==> flow/design.v <==
module AudRecorder (
	input i_rst_n, 
	input i_clk,
	input i_lrc,
	input i_start,
	input i_data, 
	output [19:0] o_address, 
	output [15:0] o_data, 
    output [5:0] o_run_time,
	output o_done,
    output [3:0] o_led,
    output o_SRAM_WE
);
parameter S_IDLE = 2'd0;
parameter S_WAIT = 2'd1;
parameter S_STORE = 2'd2;
parameter S_DONE = 2'd3;
logic [1:0] state_w, state_r;
logic [20:0] address_w, address_r;   
logic [5:0] bits_number_w, bits_number_r;  
logic prev_lrc_w, prev_lrc_r;
logic done_w, done_r;
logic signed [15:0] mic_data_w, mic_data_r;
logic signed [15:0] sram_data_w, sram_data_r;  
logic data_ready_w, data_ready_r;  
logic [5:0] run_time_r, run_time_w;
logic [3:0] led_r, led_w;
assign o_data = mic_data_r;
assign o_address = address_r[19:0];
assign o_led = led_r;
assign o_done = done_r;
assign o_SRAM_WE = (state_r != S_STORE);
assign o_run_time = run_time_r;
always_comb begin
    run_time_w = address_r >>15;
    state_w = state_r;
    case (state_r)
        S_IDLE: begin
            if(i_start) begin
                state_w = S_WAIT;
            end
        end 
        S_WAIT: begin
            if(prev_lrc_r && (!i_lrc))begin  
                state_w = S_STORE;
            end
        end
        S_STORE: begin
            if(address_r == 1048575) begin
                state_w = S_DONE;
            end
            if(bits_number_r == 15) begin
                state_w = S_WAIT;
            end
        end
        S_DONE: begin
            state_w = state_r;
        end
    endcase
end
always_comb begin
    prev_lrc_w = i_lrc;
    done_w = done_r;
    address_w = address_r;
    mic_data_w = mic_data_r;
    sram_data_w = sram_data_r;
    bits_number_w = bits_number_r;
    data_ready_w = data_ready_r;
    led_w = led_r;
    case (state_r)
        S_IDLE: begin
           address_w = 0;
           data_ready_w = 0; 
           bits_number_w = 0;
           led_w = 4'b0001;
        end 
        S_WAIT: begin
            if(prev_lrc_r && (!i_lrc))begin  
                sram_data_w = mic_data_r;
            end
            if(address_r > 5) begin
                led_w = 4'b0011;
            end
        end
        S_STORE: begin
            bits_number_w = bits_number_r + 1;
            mic_data_w[bits_number_r] = i_data;
            if(bits_number_r == 15) begin
                bits_number_w = 0;
                data_ready_w = 1;
                address_w = address_r + 1;
            end
        end
        S_DONE: begin
            led_w = 4'b1111;
            if(prev_lrc_r && (!i_lrc))begin
                done_w = 1;
            end
        end
    endcase
end
always_ff @(posedge i_clk or negedge i_rst_n) begin
    if(!i_rst_n) begin
        state_r <= S_IDLE;
        prev_lrc_r <= 0;
        done_r <= 0;
        address_r <= 0;
        mic_data_r <= 0;
        sram_data_r <= 0;
        bits_number_r <= 0;
        data_ready_r <= 0;
        led_r <= 0;
        run_time_r <= 0;
    end else begin
        state_r <= state_w;
        prev_lrc_r <= prev_lrc_w;
        done_r <= done_w;
        address_r <= address_w;
        run_time_r <= run_time_w;
        mic_data_r <= mic_data_w;
        sram_data_r <= sram_data_w;
        bits_number_r <= bits_number_w;
        data_ready_r <= data_ready_w;
        led_r <= led_w;
    end
end
endmodule
# Reports on AudRecorder
# The steps from the RTL of AudRecorder to its reports follow in flow order.
# Line numbers count from 1 in the design file above.
# Library cell names are shortened.
# The mark -- stands for no value.
# design
design	AudRecorder
clk_port	i_clk
library	sky130hd
pvt_corner	tt_025C_1v80

# Word-level counts
# Yosys after proc, flatten, opt, wreduce and memory -nomap, before mapping. Memory bits, and registers merged into a memory's read port (data or address), are not among the register bits. Print and check cells are not counted. Equal cells are merged and count once.
# word_totals
elab_cells	57
out_inout_bits	48
reg_bits	57
input_bits	5
# op_classes
equal	12
bitwise	7
n_reduce_logical	10
addsub	3
cmp	1
muxes	14
shift	2
# op_table
op	n
case mux 21 bit (select 2 bit)	1
adder 21 x 1 -> 21 bit with constant B	1
equality test 21 x 20 -> 1 bit with constant B	1
> comparator 21 x 3 -> 1 bit with constant B	1
two-way mux 21 bit	1
variable shift 1 x 7 -> 16 bit	1
variable shift 1 x 7 -> 16 bit with constant A	1
bitwise AND 16 bit	1
OR 16 bit	1
NOT 16 bit	1
two-way mux 16 bit	1
inequality test 2 bit with constant B	6
case mux 6 bit (select 2 bit)	1
case mux 4 bit (select 3 bit)	1
two-way mux 2 bit	4
negator 6 -> 7 bit	1
AND reduction 2 bit	3
OR reduction 3 bit	2
adder 6 x 1 -> 6 bit with constant B	1
equality test 6 x 4 -> 1 bit with constant B	1
case mux 2 bit (select 3 bit)	1
two-way mux 6 bit	1
NOT 1 bit	4
equality test 2 bit with constant B	2
AND reduction 4 bit	1
two-way mux 4 bit	1
inequality test 3 bit with constant B	1
equality test 2 x 1 -> 1 bit with constant B	1
# Not listed: further kinds 5, cells in them 6.

# Depth
# Yosys ltp: most cells in a row. Word level: on the elaborated netlist, between registers, memories and ports. Mapped: between sequential cells and ports; inverters and the memories' decode and read muxes count.
# logic_depth
ltp_word	6
abc_area	0
mapped_depth	10
mapped_depth_nobuf	9

# Synthesis result
# The flow's flattened synthesis, as Yosys stat reports it; memories are mapped. The netlist is that of the ABC_AREA named above (0 if unset); the other value can give another one.
# by_type
cell	n	area_total_um2
dfrtp_1	57	1.43E+03
buf_4	21	157.651
o41ai_1	15	131.376
xor2_1	15	131.376
o21ai_0	25	125.12
nor2_1	30	112.608
nand3_1	20	100.096
nand2_1	23	86.333
ha_1	6	75.072
nand4_1	10	62.56
inv_1	12	45.043
nand2b_1	7	43.792
clkbuf_1	9	33.782
and3_1	5	31.28
nor2b_1	5	31.28
nor4_1	5	31.28
or2_2	5	31.28
mux2i_1	3	30.029
# Other cell types: 37; their cells: 58.
# mapped
synth_area_um2	3160.5
buffers	35
cell_count	331
seq_area_um2	1452.6
flip_flops	58

# Timing after synthesis
# OpenSTA on the mapped netlist: ideal clock, no wires. The path of least setup slack (recovery checks aside). Input and output delay are each 20% of the period. Register names are those of the netlist, which keeps one name where synthesis merged equal registers.
# synth_path
path_kind	flip-flop to flip-flop
start	reg bits_number_r[3]
end	reg mic_data_r[10]
arrival_time_ns	2.577
path_slack_ns	0.003
launch_ns	0.000
path_delay_ns	2.687
path_stages	11
tclk_ns	2.69
path_buffers	3
setup_ns	0.110
t_required_ns	2.580
period_less_setup_slack_ns	2.687
# "path_delay_ns" is the arrival time less input delay plus setup time.
# "path_stages": output pins that drive a net of the path, with the launching flip-flop's if there is one; two outputs of one cell count as two.
# "period_less_setup_slack_ns" is the clock period less the worst setup slack; recovery checks do not enter. This is arithmetic on one report: input and output delays are still those of the set period (20% each).
# Between the ends stands the longest chain of elaborated cells between them, by number of cells; it is not shown to be the way that was timed. Of several equally long chains one is given.
# A line is the first line of the expression or statement that the cell stems from. Yosys adds cells for indexed reads and writes and turns some case tables into memories.
# synth_between
path_cell_list	dfrtp_1 -> or4_4 -> nor2_4 -> xor2_4 -> buf_6 -> inv_4 -> ha_1 -> nand2b_1 -> buf_1 -> clkbuf_1 -> o41ai_1
elab_chain_len	6
cone_cells	7
lines_between	2
cone_classes	add/sub (1); shift (2); mux (1); logic (3)
# synth_rtl
element	line_no	text
start: declaration	20	logic [5:0] bits_number_w, bits_number_r;
start: assignment	110	bits_number_r <= 0;
start: assignment	122	bits_number_r <= bits_number_w;
negator 6 -> 7 bit	87	mic_data_w[bits_number_r] = i_data;
variable shift 1 x 7 -> 16 bit	87
NOT 16 bit	87
bitwise AND 16 bit	87
OR 16 bit	87
two-way mux 16 bit	70	case (state_r)
end: assignment	108	mic_data_r <= 0;
end: assignment	120	mic_data_r <= mic_data_w;
end: declaration	23	logic signed [15:0] mic_data_w, mic_data_r;

# Worst path after layout
# From the final timing report of run A: the path of least setup slack in the routed layout; clock arrival at registers is part of the times.
# layout_path
path_kind	flip-flop to flip-flop
start	reg bits_number_r[0]
end	reg mic_data_r[10]
path_stages	8
arrival_time_ns	3.13
path_buffers	0
setup_ns	0.11
path_slack_ns	0.33
launch_ns	0.32
tclk_ns	3.25
t_required_ns	3.46
# Between the ends stands the longest chain of elaborated cells between them, by number of cells; it is not shown to be the way that was timed. Of several equally long chains one is given.
# layout_between
path_cell_list	dfrtp_1 -> inv_1 -> ha_1 -> nand2b_1 -> or4_1 -> ha_1 -> nand2b_1 -> o41ai_1
elab_chain_len	6
cone_cells	7
lines_between	2
cone_classes	add/sub (1); shift (2); mux (1); logic (3)
# layout_rtl
element	line_no	text
start: declaration	20	logic [5:0] bits_number_w, bits_number_r;
start: assignment	110	bits_number_r <= 0;
start: assignment	122	bits_number_r <= bits_number_w;
negator 6 -> 7 bit	87	mic_data_w[bits_number_r] = i_data;
variable shift 1 x 7 -> 16 bit	87
NOT 16 bit	87
bitwise AND 16 bit	87
OR 16 bit	87
two-way mux 16 bit	70	case (state_r)
end: assignment	108	mic_data_r <= 0;
end: assignment	120	mic_data_r <= mic_data_w;
end: declaration	23	logic signed [15:0] mic_data_w, mic_data_r;

# Stored flow runs of AudRecorder (2 of them; Yosys, OpenROAD, sky130hd). They differ in their settings and are not a sequence. Constraints: input delay and output delay 20% of the set period each, output load 0.01 pF.
# "totalPower_uw" rests on the timing tool's default activity at the inputs, not on a simulated workload.
# Among the settings, . means not set for that run.
# Among the results, . means that no value is shown for the run.
run	period_ns	SETUP_SLACK_MARGIN	CAP_MARGIN	CORE_MARGIN	CORE_UTILIZATION	SLEW_MARGIN	PLACE_DENSITY_LB_ADDON	CORE_ASPECT_RATIO	CELL_PAD_IN_SITES_GLOBAL_PLACEMENT	GPL_ROUTABILITY_DRIVEN	CTS_CLUSTER_SIZE	CTS_CLUSTER_DIAMETER	layout_stdcell_area_um2	ws_setup_ns	design_die_area_um2	totalPower_uw	setupTns_ns	synthesis_area_um2
run A	3.25	-0.26	20	2	40	20	.	.	.	.	.	.	3853.7	0.332	8628.5	2755	0.000	3160.5
run B	2.37	-0.16	15	10	71	30	0.11	1.13	3	0	34	365	.	.	.	.	.	.
# Run B: not finished: placement ended with error FLW-0024
